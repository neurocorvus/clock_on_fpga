==> flow/design.v <==
module button_debounce
(
    input   i_Clock,
    input   i_Button,
    output  o_Released_Button
);
    localparam c_DEBOUNCE_LIMIT = 10'b1111111111;
    reg [9:0]   r_Counter           = 10'b0;
    reg         r_State             = 1'b0;
    reg         r_Released_Button   = 1'b0;
    always @(posedge i_Clock) begin
        if(i_Button !== r_State && r_Counter < c_DEBOUNCE_LIMIT)
            r_Counter <= r_Counter + 1'b1;
        else if(r_Counter == 10'b1111111111) begin
            r_State <= i_Button;
            r_Counter <= 0;
        end else
            r_Counter <= 0;
    end
    always @(posedge i_Clock) begin
        r_Released_Button <= r_State;
    end
    assign o_Released_Button = r_Released_Button & ~r_State;
endmodule
module clock_counters
(
    input           i_Clock,
    input           i_Reset_Sec,
    input           i_Enable_Increment,
    input           i_Enable_Count_Sec,
    input           i_Enable_Count_Min,
    input           i_Enable_Count_Hour,
    output  [3:0]   o_Units_Sec,
    output  [2:0]   o_Tens_Sec,
    output  [3:0]   o_Units_Min,
    output  [2:0]   o_Tens_Min,
    output  [3:0]   o_Units_Hour,
    output  [1:0]   o_Tens_Hour
);
    localparam c_WIDTH_COUNTER_MOD9 = 4;
    localparam c_WIDTH_COUNTER_MOD5 = 3;
    localparam c_WIDTH_COUNTER_MOD3 = 2;
    localparam c_RESET_UNITS_SEC = 4'd9;
    localparam c_RESET_TENS_SEC  = 3'd5;
    wire w_Carry_Units_Sec;
    wire w_Carry_Tens_Sec;
    counter
    #(
        .c_WIDTH            (c_WIDTH_COUNTER_MOD9),
        .c_RESET_VALUE      (c_RESET_UNITS_SEC)
    ) UNITS_SEC (
        .i_Clock            (i_Clock),
        .i_Reset            (i_Reset_Sec),
        .i_Enable_Count     (i_Enable_Count_Sec),
        .o_Data             (o_Units_Sec),
        .o_Carry            (w_Carry_Units_Sec)
    );
    counter
    #(
        .c_WIDTH            (c_WIDTH_COUNTER_MOD5),
        .c_RESET_VALUE      (c_RESET_TENS_SEC)
    ) TENS_SEC (
        .i_Clock            (i_Clock),
        .i_Reset            (i_Reset_Sec),
        .i_Enable_Count     (w_Carry_Units_Sec),
        .o_Data             (o_Tens_Sec),
        .o_Carry            (w_Carry_Tens_Sec)
    );
    localparam c_RESET_UNITS_MIN = 4'd9;
    localparam c_RESET_TENS_MIN  = 3'd5;
    wire w_Carry_Units_Min;
    wire w_Carry_Tens_Min;
    wire w_Enable_Count_Units_Min;
	assign w_Enable_Count_Units_Min = i_Enable_Count_Min & (w_Carry_Tens_Sec | i_Enable_Increment);
    counter
    #(
        .c_WIDTH            (c_WIDTH_COUNTER_MOD9),
        .c_RESET_VALUE      (c_RESET_UNITS_MIN)
    ) UNITS_MIN (
        .i_Clock            (i_Clock),
        .i_Enable_Count     (w_Enable_Count_Units_Min),
        .o_Data             (o_Units_Min),
        .o_Carry            (w_Carry_Units_Min)
    );
    counter
    #(
        .c_WIDTH            (c_WIDTH_COUNTER_MOD5),
        .c_RESET_VALUE      (c_RESET_TENS_MIN)
    ) TENS_MIN (
        .i_Clock            (i_Clock),
        .i_Enable_Count     (w_Carry_Units_Min),
        .o_Data             (o_Tens_Min),
        .o_Carry            (w_Carry_Tens_Min)
    );
    localparam c_RESET_UNITS_HOUR = 4'd9;
    localparam c_RESET_TENS_HOUR  = 2'd3;
    wire w_Carry_Units_Hour;
    wire w_Enable_Count_Units_Hour;
    wire w_Reset_Compare_Units_Hours;
    wire w_Reset_Compare_Tens_Hours;
    wire w_Reset_Compare_Hours;
    wire w_Reset_Hours_Normal_Count;
    wire w_Reset_Hours_Settings_Count;
    wire w_Reset_Hours;
    assign w_Enable_Count_Units_Hour = i_Enable_Count_Hour & (w_Carry_Tens_Min | i_Enable_Increment);
    assign w_Reset_Compare_Units_Hours = o_Units_Hour[1] & o_Units_Hour[0];
    assign w_Reset_Compare_Tens_Hours = o_Tens_Hour[1] & ~o_Tens_Hour[0];
    assign w_Reset_Compare_Hours = w_Reset_Compare_Tens_Hours & w_Reset_Compare_Units_Hours;
    assign w_Reset_Hours_Normal_Count = ~i_Enable_Increment & w_Reset_Compare_Hours & w_Carry_Tens_Min & w_Carry_Units_Min & w_Carry_Tens_Sec & w_Carry_Units_Sec;
    assign w_Reset_Hours_Settings_Count = i_Enable_Increment & w_Reset_Compare_Hours;
    assign w_Reset_Hours = w_Reset_Hours_Normal_Count | w_Reset_Hours_Settings_Count;
    counter
    #(
        .c_WIDTH            (c_WIDTH_COUNTER_MOD9),
        .c_RESET_VALUE      (c_RESET_UNITS_HOUR)
    ) UNITS_HOUR (
        .i_Clock            (i_Clock),
        .i_Reset            (w_Reset_Hours),
        .i_Enable_Count     (w_Enable_Count_Units_Hour),
        .o_Data             (o_Units_Hour),
        .o_Carry            (w_Carry_Units_Hour)
    );
    counter
    #(
        .c_WIDTH            (c_WIDTH_COUNTER_MOD3),
        .c_RESET_VALUE      (c_RESET_TENS_HOUR)
    ) TENS_HOUR (
        .i_Clock            (i_Clock),
        .i_Reset            (w_Reset_Hours),
        .i_Enable_Count     (w_Carry_Units_Hour),
        .o_Data             (o_Tens_Hour)
    );
endmodule
module clock_master
(
    input   i_Clock,
    output  o_Clock_1024Hz,
    output  o_Clock_512Hz,
    output  o_Clock_2Hz,
    output  o_Clock_1Hz,
    output  o_Enable_Clock_1Hz
);
    reg [14:0]  r_Counter = 15'b0;
    always @(posedge i_Clock) begin
        r_Counter <= r_Counter + 1'b1;
    end
    assign  o_Clock_1024Hz      = r_Counter[4];
    assign  o_Clock_512Hz       = r_Counter[5];
    assign  o_Clock_2Hz         = r_Counter[13];
    assign  o_Clock_1Hz         = r_Counter[14];
    assign  o_Enable_Clock_1Hz  = r_Counter == 15'b111111111111111;
endmodule
module clock_top
(
    input           i_Clock,
    input           i_Button_Set,
    input           i_Button_Up,
    output  [7:0]   o_Segments,
    output  [3:0]   o_Digits
);
    wire            w_Released_Button_Set;
    button_debounce                     BUTTON_SET
    (
        .i_Clock                        (i_Clock),
        .i_Button                       (i_Button_Set),
        .o_Released_Button              (w_Released_Button_Set)
    );
    wire            w_Released_Button_Up;
    button_debounce                     BUTTON_UP
    (
        .i_Clock                        (i_Clock),
        .i_Button                       (i_Button_Up),
        .o_Released_Button              (w_Released_Button_Up)
    );
    wire    [1:0]   w_Display_Clock;
    wire            w_Display_Blink_Digits;
    wire            w_Display_Blink_Dot;
    wire            w_Enable_Clock_Count_Sec;
    clock_master                        CLOCK_MASTER
    (
        .i_Clock                        (i_Clock),
        .o_Clock_1024Hz                 (w_Display_Clock[0]),
        .o_Clock_512Hz                  (w_Display_Clock[1]),
        .o_Clock_2Hz                    (w_Display_Blink_Digits),
        .o_Clock_1Hz                    (w_Display_Blink_Dot),
        .o_Enable_Clock_1Hz             (w_Enable_Clock_Count_Sec)
    );
    wire            w_Counters_Reset_Sec;
    wire            w_Counters_Enable_Increment;
    wire    [2:0]   w_Counters_Enable_Count;
    wire    [1:0]   w_Display_Enable_Digits;
    wire            w_Display_Enable_Dot;
    control_unit                        CONTROL_UNIT
    (
        .i_Clock                        (i_Clock),
        .i_Switch                       (w_Released_Button_Set),
        .o_Counters_Reset               (w_Counters_Reset_Sec),
        .o_Counters_Enable_Increment    (w_Counters_Enable_Increment),
        .o_Counters_Enable_Count        (w_Counters_Enable_Count),
        .o_Display_Enable_Digits        (w_Display_Enable_Digits),
        .o_Display_Enable_Dot           (w_Display_Enable_Dot)
    );
    assign w_Enable_Count_Sec = w_Counters_Enable_Count[0] & w_Enable_Clock_Count_Sec;
	assign w_Enable_Increment = w_Counters_Enable_Increment & w_Released_Button_Up;
    wire            w_Enable_Increment;
    wire            w_Enable_Count_Sec;
    wire    [3:0]   w_Units_Sec;
    wire    [2:0]   w_Tens_Sec;
    wire    [3:0]   w_Units_Min;
    wire    [2:0]   w_Tens_Min;
    wire    [3:0]   w_Units_Hour;
    wire    [1:0]   w_Tens_Hour;
    clock_counters                      CLOCK_COUNTERS
    (
        .i_Clock                        (i_Clock),
        .i_Reset_Sec                    (w_Counters_Reset_Sec),
        .i_Enable_Increment             (w_Enable_Increment),
        .i_Enable_Count_Sec             (w_Enable_Count_Sec),
        .i_Enable_Count_Min             (w_Counters_Enable_Count[1]),
        .i_Enable_Count_Hour            (w_Counters_Enable_Count[2]),
        .o_Units_Sec                    (w_Units_Sec),
        .o_Tens_Sec                     (w_Tens_Sec),
        .o_Units_Min                    (w_Units_Min),
        .o_Tens_Min                     (w_Tens_Min),
        .o_Units_Hour                   (w_Units_Hour),
        .o_Tens_Hour                    (w_Tens_Hour)
    );
    wire    [3:0]   w_Enable_Digits;
    wire            w_Enable_Dot;
    assign w_Enable_Digits[0]   = ~(w_Display_Blink_Digits & w_Display_Enable_Digits[0]);
    assign w_Enable_Digits[1]   = ~(w_Display_Blink_Digits & w_Display_Enable_Digits[0]);
    assign w_Enable_Digits[2]   = ~(w_Display_Blink_Digits & w_Display_Enable_Digits[1]);
    assign w_Enable_Digits[3]   = ~(w_Display_Blink_Digits & w_Display_Enable_Digits[1]);
    assign w_Enable_Dot         = w_Display_Blink_Dot & w_Display_Enable_Dot;
    display                             DISPLAY
    (
        .i_Select                       (w_Display_Clock),
        .i_Enable_Digits                (w_Enable_Digits),
        .i_Enable_Dot                   (w_Enable_Dot),
        .i_Data_Dig1                    (w_Tens_Hour),
        .i_Data_Dig2                    (w_Units_Hour),
        .i_Data_Dig3                    (w_Tens_Min),
        .i_Data_Dig4                    (w_Units_Min),
        .o_Segments                     (o_Segments),
        .o_Digits                       (o_Digits)
    );
endmodule
module control_unit
(
    input           i_Clock,
    input           i_Switch,
    output          o_Counters_Reset,
    output          o_Counters_Enable_Increment,
    output  [2:0]   o_Counters_Enable_Count,
    output  [1:0]   o_Display_Enable_Digits,
    output          o_Display_Enable_Dot
);
    localparam IDLE         = 2'b00;
    localparam RESET_SEC    = 2'b01;
    localparam SET_MIN      = 2'b10;
    localparam SET_HOUR     = 2'b11;
    reg [1:0]   r_State         = 2'b0;
    reg [1:0]   r_Next_State    = 2'b0;
    reg         r_Counters_Reset;
    reg         r_Counters_Enable_Increment;
    reg [2:0]   r_Counters_Enable_Count;
    reg [1:0]   r_Display_Enable_Digits;
    reg         r_Display_Enable_Dot;
    always @(posedge i_Clock) begin
        r_State <= r_Next_State;
    end
    always @(*) begin
        case(r_State)
            IDLE: begin
                r_Counters_Reset            = 1'b0;
                r_Counters_Enable_Increment = 1'b0;
                r_Counters_Enable_Count     = 3'b111;
                r_Display_Enable_Digits     = 2'b00;
                r_Display_Enable_Dot        = 1'b1;
                if (i_Switch)
                    r_Next_State = RESET_SEC;
                else
                    r_Next_State = IDLE;
            end
            RESET_SEC: begin
                r_Counters_Reset            = 1'b1;
                r_Counters_Enable_Increment = 1'b0;
                r_Counters_Enable_Count     = 3'b000;
                r_Display_Enable_Digits     = 2'b00;
                r_Display_Enable_Dot        = 1'b0;
                r_Next_State = SET_MIN;
            end
            SET_MIN: begin
                r_Counters_Reset            = 1'b0;
                r_Counters_Enable_Increment = 1'b1;
                r_Counters_Enable_Count     = 3'b010;
                r_Display_Enable_Digits     = 2'b01;
                r_Display_Enable_Dot        = 1'b0;
                if (i_Switch)
                    r_Next_State = SET_HOUR;
                else
                    r_Next_State = SET_MIN;
            end
            SET_HOUR: begin
                r_Counters_Reset            = 1'b0;
                r_Counters_Enable_Increment = 1'b1;
                r_Counters_Enable_Count     = 3'b100;
                r_Display_Enable_Digits     = 2'b10;
                r_Display_Enable_Dot        = 1'b0;
                if (i_Switch)
                    r_Next_State = IDLE;
                else
                    r_Next_State = SET_HOUR;
            end
        endcase
    end
    assign o_Counters_Enable_Increment  = r_Counters_Enable_Increment;
    assign o_Counters_Reset             = r_Counters_Reset;
    assign o_Counters_Enable_Count[2:0] = r_Counters_Enable_Count[2:0];
    assign o_Display_Enable_Digits[1:0] = r_Display_Enable_Digits[1:0];
    assign o_Display_Enable_Dot         = r_Display_Enable_Dot;
endmodule
module counter
#(
    parameter               c_WIDTH         = 4,
    parameter               c_RESET_VALUE   = 4'b1111
)(
    input                   i_Clock,
    input                   i_Reset,
    input                   i_Enable_Count,
    output  [c_WIDTH-1:0]   o_Data,
    output                  o_Carry
);
    reg [c_WIDTH-1:0] r_Counter = 0;
    always @(posedge i_Clock) begin
        if(i_Reset)
            r_Counter <= 0;
        else begin
            if(i_Enable_Count) begin
                if(r_Counter == c_RESET_VALUE)
                    r_Counter <= 0;
                else
                    r_Counter <= r_Counter + 1'b1;
            end
        end
    end
    assign o_Data[c_WIDTH-1:0]  = r_Counter[c_WIDTH-1:0];
    assign o_Carry              = i_Enable_Count & (r_Counter == c_RESET_VALUE);
endmodule
module display
(
    input   [1:0]   i_Select,
    input   [3:0]   i_Enable_Digits,
    input           i_Enable_Dot,
    input   [3:0]   i_Data_Dig1,
    input   [3:0]   i_Data_Dig2,
    input   [3:0]   i_Data_Dig3,
    input   [3:0]   i_Data_Dig4,
    output  [7:0]   o_Segments,
    output  [3:0]   o_Digits
);
    reg     [3:0]   r_Data_Mux;
    reg     [6:0]   r_Segments;
    reg     [3:0]   r_Digits;
    wire    [3:0]   w_Enable_Digits;
    always @(*) begin
        case(i_Select)
            2'b00:  r_Data_Mux = i_Data_Dig1;
            2'b01:  r_Data_Mux = i_Data_Dig2;
            2'b10:  r_Data_Mux = i_Data_Dig3;
            2'b11:  r_Data_Mux = i_Data_Dig4;
        endcase
    end
    always @(*) begin
        case(r_Data_Mux)
            4'b0000: r_Segments = 7'b011_1111;
            4'b0001: r_Segments = 7'b000_0110;
            4'b0010: r_Segments = 7'b101_1011;
            4'b0011: r_Segments = 7'b100_1111;
            4'b0100: r_Segments = 7'b110_0110;
            4'b0101: r_Segments = 7'b110_1101;
            4'b0110: r_Segments = 7'b111_1101;
            4'b0111: r_Segments = 7'b000_0111;
            4'b1000: r_Segments = 7'b111_1111;
            4'b1001: r_Segments = 7'b110_1111;
            default: r_Segments = 7'b000_0000;
        endcase
    end
    assign o_Segments[7]    = i_Enable_Dot & i_Select[0] & ~i_Select[1];
    assign o_Segments[6:0]  = r_Segments[6:0];
    always @(*) begin
        case(i_Select)
            2'b00:      r_Digits = 4'b0001;
            2'b01:      r_Digits = 4'b0010;
            2'b10:      r_Digits = 4'b0100;
            2'b11:      r_Digits = 4'b1000;
            default:    r_Digits = 4'b0000;
        endcase
    end
    assign w_Enable_Digits[0] = i_Enable_Digits[3] & r_Digits[0];
    assign w_Enable_Digits[1] = i_Enable_Digits[2] & r_Digits[1];
    assign w_Enable_Digits[2] = i_Enable_Digits[1] & r_Digits[2];
    assign w_Enable_Digits[3] = i_Enable_Digits[0] & r_Digits[3];
    assign o_Digits[3:0]    = w_Enable_Digits[3:0];
endmodule
---- From RTL to reports: clock_top ----
The steps from the RTL of clock_top to its reports follow in flow order.
Line numbers count from 1 in the design file above.
A cell with -- has no value.
design
  top ..................................... clock_top
  clock input ............................. i_Clock
  standard-cell library ................... sky130hd
  corner .................................. tt_025C_1v80

---- Elaborated design ----
Counts by Yosys on the flattened word-level netlist (proc, flatten, opt, wreduce; memories kept). Register bits leave out memories and registers merged into their read ports (data or address); mux counts leave out enables and synchronous resets folded into registers. Print and check cells are left out.
Memory sizes are those after Yosys's memory passes, which may raise the word count (mostly to a power of two), join words into wider ones and drop unused or constant bits.
bit counts
  register bits after elaboration ......... 61
  memory bits (read-only) ................. 112
  memories kept ........................... 1
  input port bits ......................... 3
  output and inout bits ................... 12
  elaborated cells ........................ 111
operators by class
  $add $sub $neg .......................... 9
  $lt $le $gt $ge ......................... 2
  equal/unequal tests ..................... 17
  mux-type cells .......................... 17
  bitwise gates (word level) .............. 41
  reduce/logical cells .................... 10
memories
  memory           words  width  rd ports  write ports  line  RTL
  (no name shown)  16     7      1         0            375   case(r_Data_Mux)
operators with widths
  kind                                                                    count
  4-bit parallel mux with 4-bit select                                    2
  1-bit AND                                                               29
  10-bit by 1-bit adder with 10-bit output (second input constant)        2
  10-bit < comparator (second input constant)                             2
  10-bit equality test (second input constant)                            2
  15-bit by 1-bit adder with 15-bit output (second input constant)        1
  15-bit equality test (second input constant)                            1
  4-bit by 1-bit adder with 4-bit output (second input constant)          3
  4-bit equality test (second input constant)                             3
  3-bit parallel mux with 4-bit select                                    1
  4-bit 2-to-1 mux                                                        3
  2-bit equality test (second input constant)                             5
  1-bit inverter                                                          9
  2-bit parallel mux with 4-bit select                                    1
  3-bit by 1-bit adder with 3-bit output (second input constant)          2
  3-bit equality test (second input constant)                             2
  3-bit OR reduction                                                      2
  2-bit parallel mux with 3-bit select                                    1
  3-bit 2-to-1 mux                                                        2
  1-bit parallel mux with 2-bit select                                    3
  2-bit by 1-bit equality test with 1-bit output (second input constant)  2
  2-bit zero test                                                         2
  2-bit AND reduction                                                     2
  2-bit OR reduction                                                      2
  2-bit 2-to-1 mux                                                        2
  1-bit bitwise OR                                                        3
  1-bit case inequality test                                              2
  1-bit logical AND                                                       2
Other operator kinds: 2; their cells: 3.

---- Longest topological paths ----
Yosys ltp: most cells in a row. Word level: on the elaborated netlist, between registers, memories and ports. Mapped: between sequential cells and ports; inverters and the memories' decode and read muxes count.
depth
  depth after elaboration ................. 14
  ABC_AREA ................................ 0
  mapped depth ............................ 8
  depth with buffers taken out ............ 7

---- Mapped cells and area ----
The flow's flattened synthesis, as Yosys stat reports it; memories are mapped. The netlist is that of the ABC_AREA named above (0 if unset); the other value can give another one.
Totals and module areas in this step are rounded.
cell types
  cell type                  count  area in all (µm²)
  sky130_fd_sc_hd__dfxtp_1   45     900.864
  sky130_fd_sc_hd__ha_1      14     175.168
  sky130_fd_sc_hd__xnor2_1   17     148.893
  sky130_fd_sc_hd__nor2_1    35     131.376
  sky130_fd_sc_hd__xor2_1    14     122.618
  sky130_fd_sc_hd__edfxtp_1  2      60.058
  sky130_fd_sc_hd__nand3_1   12     60.058
  sky130_fd_sc_hd__nand2_1   15     56.304
  sky130_fd_sc_hd__a21oi_1   11     55.053
  sky130_fd_sc_hd__inv_1     13     48.797
  sky130_fd_sc_hd__and4_1    5      43.792
  sky130_fd_sc_hd__o21ai_0   7      35.034
  sky130_fd_sc_hd__nand4_1   5      31.28
  sky130_fd_sc_hd__a211oi_1  4      30.029
  sky130_fd_sc_hd__mux2i_1   3      30.029
  sky130_fd_sc_hd__nor2b_1   4      25.024
  sky130_fd_sc_hd__nor4b_4   1      23.773
  sky130_fd_sc_hd__nand3b_1  3      22.522
Not listed: further types 25, cells in them 40.
mapped netlist
  cell count .............................. 250
  chip area (Yosys) ....................... 2280 µm²
  area of sequential cells ................ 961 µm²
  flip-flop cells ......................... 47
  buffers ................................. 7
By module: a second synthesis without flattening, with its own total; a netlist apart from the flattened one above.
second synthesis, totals
  cell total of the unflattened synthesis .. 321
  area (unflattened synthesis) ............ 3130 µm²
Each row is one instance without its submodules.
modules
  module           times used  cells  area (µm²)  seq. area (µm²)
  button_debounce  2           52     495         250
  clock_master     1           55     611         300
  counter          3           21     188         80.1
  display          1           38     375         0.0
  counter          2           12     133         60.1
  control_unit     1           17     166         40.0
  counter          1           9      92.6        40.0
  clock_counters   1           5      36.3        0.0
  clock_top        1           6      30.0        0.0

---- Path before layout ----
Source: OpenSTA report_checks on the synthesized netlist (no wires, ideal clock, input and output delay 20% of the period each), path of least setup slack; recovery checks are left aside. Register names are those of the netlist, which keeps one name where synthesis merged equal registers.
timing path after synthesis
  kind .................................... register to output
  start point ............................. register CLOCK_MASTER.r_Counter[4]
  end point ............................... output port o_Segments[4]
  clock period ............................ 3.87 ns
  external output delay ................... 0.774 ns
  time at the first pin ................... 0.000 ns
  arrival time ............................ 1.580 ns
  data required time ...................... 3.096 ns
  setup slack ............................. 1.516 ns
  path delay .............................. 1.580 ns
  stages on the path ...................... 9
  path buffers ............................ 1
  synthesis period reached ................ 2.354 ns
"path delay" = arrival - input delay + setup time.
At an output port there is no setup time.
"stages on the path": output pins that drive a net of the path, with the launching flip-flop's if there is one; two outputs of one cell count as two.
"synthesis period reached" = period - worst setup slack (recovery checks aside). The figure is calculated, with input and output delays left at 20% of the set period.
Between the ends stands the longest chain of elaborated cells between them, by number of cells; it is not shown to be the way that was timed. Of several equally long chains one is given.
A line is the first line of the expression or statement that the cell stems from. Yosys adds cells for indexed reads and writes and turns some case tables into memories.
The chain passes a memory read, where the word-level depth is cut; so it can be longer than that depth.
between the ends, after synthesis
  path through ............................ sky130_fd_sc_hd__dfxtp_1 > sky130_fd_sc_hd__buf_2 > sky130_fd_sc_hd__mux2i_1 > sky130_fd_sc_hd__nor2_1 > sky130_fd_sc_hd__inv_1 > sky130_fd_sc_hd__ha_1 > sky130_fd_sc_hd__and4b_1 > sky130_fd_sc_hd__a31oi_1 > sky130_fd_sc_hd__o211ai_1
  length of the longest elaborated chain .. 3
  elaborated cells between the ends (all ways) .. 6
  those cells by class .................... eq/ne (3); mux (1); reduce/logical (1); memory (1)
ends and longest elaborated chain, after synthesis
  element                               line  RTL
  from (decl)                           143   reg [14:0]  r_Counter = 15'b0;
  from (assign)                         145   r_Counter <= r_Counter + 1'b1;
  2-bit equality test                   367   case(i_Select)
  4-bit parallel mux with 4-bit select  367
  memory read 16 x 7 bit                375   case(r_Data_Mux)
  to (decl)                             158   output  [7:0]   o_Segments,

---- Worst path after layout ----
From the final timing report of run A: the path of least setup slack in the routed layout; clock arrival at registers is part of the times.
timing path post-layout
  kind .................................... register to output
  start point ............................. register CLOCK_MASTER.r_Counter[4]
  end point ............................... output port o_Segments[4]
  clock period ............................ 2.05 ns
  external output delay ................... 0.41 ns
  time at the first pin ................... 0.29 ns
  arrival time ............................ 1.85 ns
  data required time ...................... 1.64 ns
  setup slack ............................. -0.21 ns
  stages on the path ...................... 9
  path buffers ............................ 1
Between the ends stands the longest chain of elaborated cells between them, by number of cells; it is not shown to be the way that was timed. Of several equally long chains one is given.
The chain passes a memory read, where the word-level depth is cut; so it can be longer than that depth.
between the ends, post-layout
  path through ............................ sky130_fd_sc_hd__dfxtp_4 > sky130_fd_sc_hd__mux2i_1 > sky130_fd_sc_hd__nor2_2 > sky130_fd_sc_hd__inv_4 > sky130_fd_sc_hd__ha_4 > sky130_fd_sc_hd__and4b_1 > sky130_fd_sc_hd__a31oi_1 > sky130_fd_sc_hd__o211ai_1 > sky130_fd_sc_hd__buf_2
  length of the longest elaborated chain .. 3
  elaborated cells between the ends (all ways) .. 6
  those cells by class .................... eq/ne (3); mux (1); reduce/logical (1); memory (1)
ends and longest elaborated chain, post-layout
  element                               line  RTL
  from (decl)                           143   reg [14:0]  r_Counter = 15'b0;
  from (assign)                         145   r_Counter <= r_Counter + 1'b1;
  2-bit equality test                   367   case(i_Select)
  4-bit parallel mux with 4-bit select  367
  memory read 16 x 7 bit                375   case(r_Data_Mux)
  to (decl)                             158   output  [7:0]   o_Segments,

==> results <==
Module clock_top, platform sky130hd: 2 stored runs of the flow (Yosys, OpenROAD) with differing settings, in no particular order. Input and output delays are each 20% of the period that was set; the output load is 0.01 pF.
"reached clock period" = clock period - worst setup slack. The figure is calculated, with input and output delays left at 20% of the set period.
"allowed time less slack (worst setup path)" means the part of the period allowed to the worst setup path (the constraints hold back 20% at inputs and 20% at outputs) less its slack; where the path has registers, the arrival times of their clocks count too.
"overall power" rests on the timing tool's default activity at the inputs, not on a simulated workload.
The results are shown rounded.

---- run A ----
settings
  period_ns = 2.05
  CORE_UTILIZATION = 16
  PLACE_DENSITY_LB_ADDON = 0.28
  HOLD_SLACK_MARGIN = -0.01
  CORE_ASPECT_RATIO = 0.55
  CELL_PAD_IN_SITES_DETAIL_PLACEMENT = 1
  GPL_ROUTABILITY_DRIVEN = 1
  MIN_ROUTING_LAYER = met1
  CAP_MARGIN = 20
  CORE_MARGIN = 2
  SLEW_MARGIN = 20
results
  chip area in the Yosys report ........... 2280 µm²
  utilization in the final report ......... 21.9%
  overall power ........................... 0.00273 W
  die size ................................ 15300 µm²
  worst slack on setup checks ............. -0.214 ns
  post-route setup TNS .................... -1.00 ns
  reached clock period .................... 2.264 ns
  standard-cell area of the final layout .. 3060 µm²
  final worst hold slack .................. 0.416 ns
  allowed time less slack (worst setup path) .. 1.85 ns
  kind of the worst setup path ............ register to output

---- run B ----
settings
  period_ns = 2.01
  CORE_UTILIZATION = 51
  SETUP_SLACK_MARGIN = 0.46
  PLACE_DENSITY_LB_ADDON = 0.15
  HOLD_SLACK_MARGIN = 0.2
  CORE_ASPECT_RATIO = 1.66
  CELL_PAD_IN_SITES_GLOBAL_PLACEMENT = 0
  CELL_PAD_IN_SITES_DETAIL_PLACEMENT = 2
  TNS_END_PERCENT = 40
  GPL_TIMING_DRIVEN = 0
  CTS_CLUSTER_SIZE = 44
  MIN_ROUTING_LAYER = met1
  MAX_ROUTING_LAYER = met5
  CAP_MARGIN = 20
  CORE_MARGIN = 2
  SLEW_MARGIN = 20
results
  unfinished; error DPL-0033 in clock tree synthesis
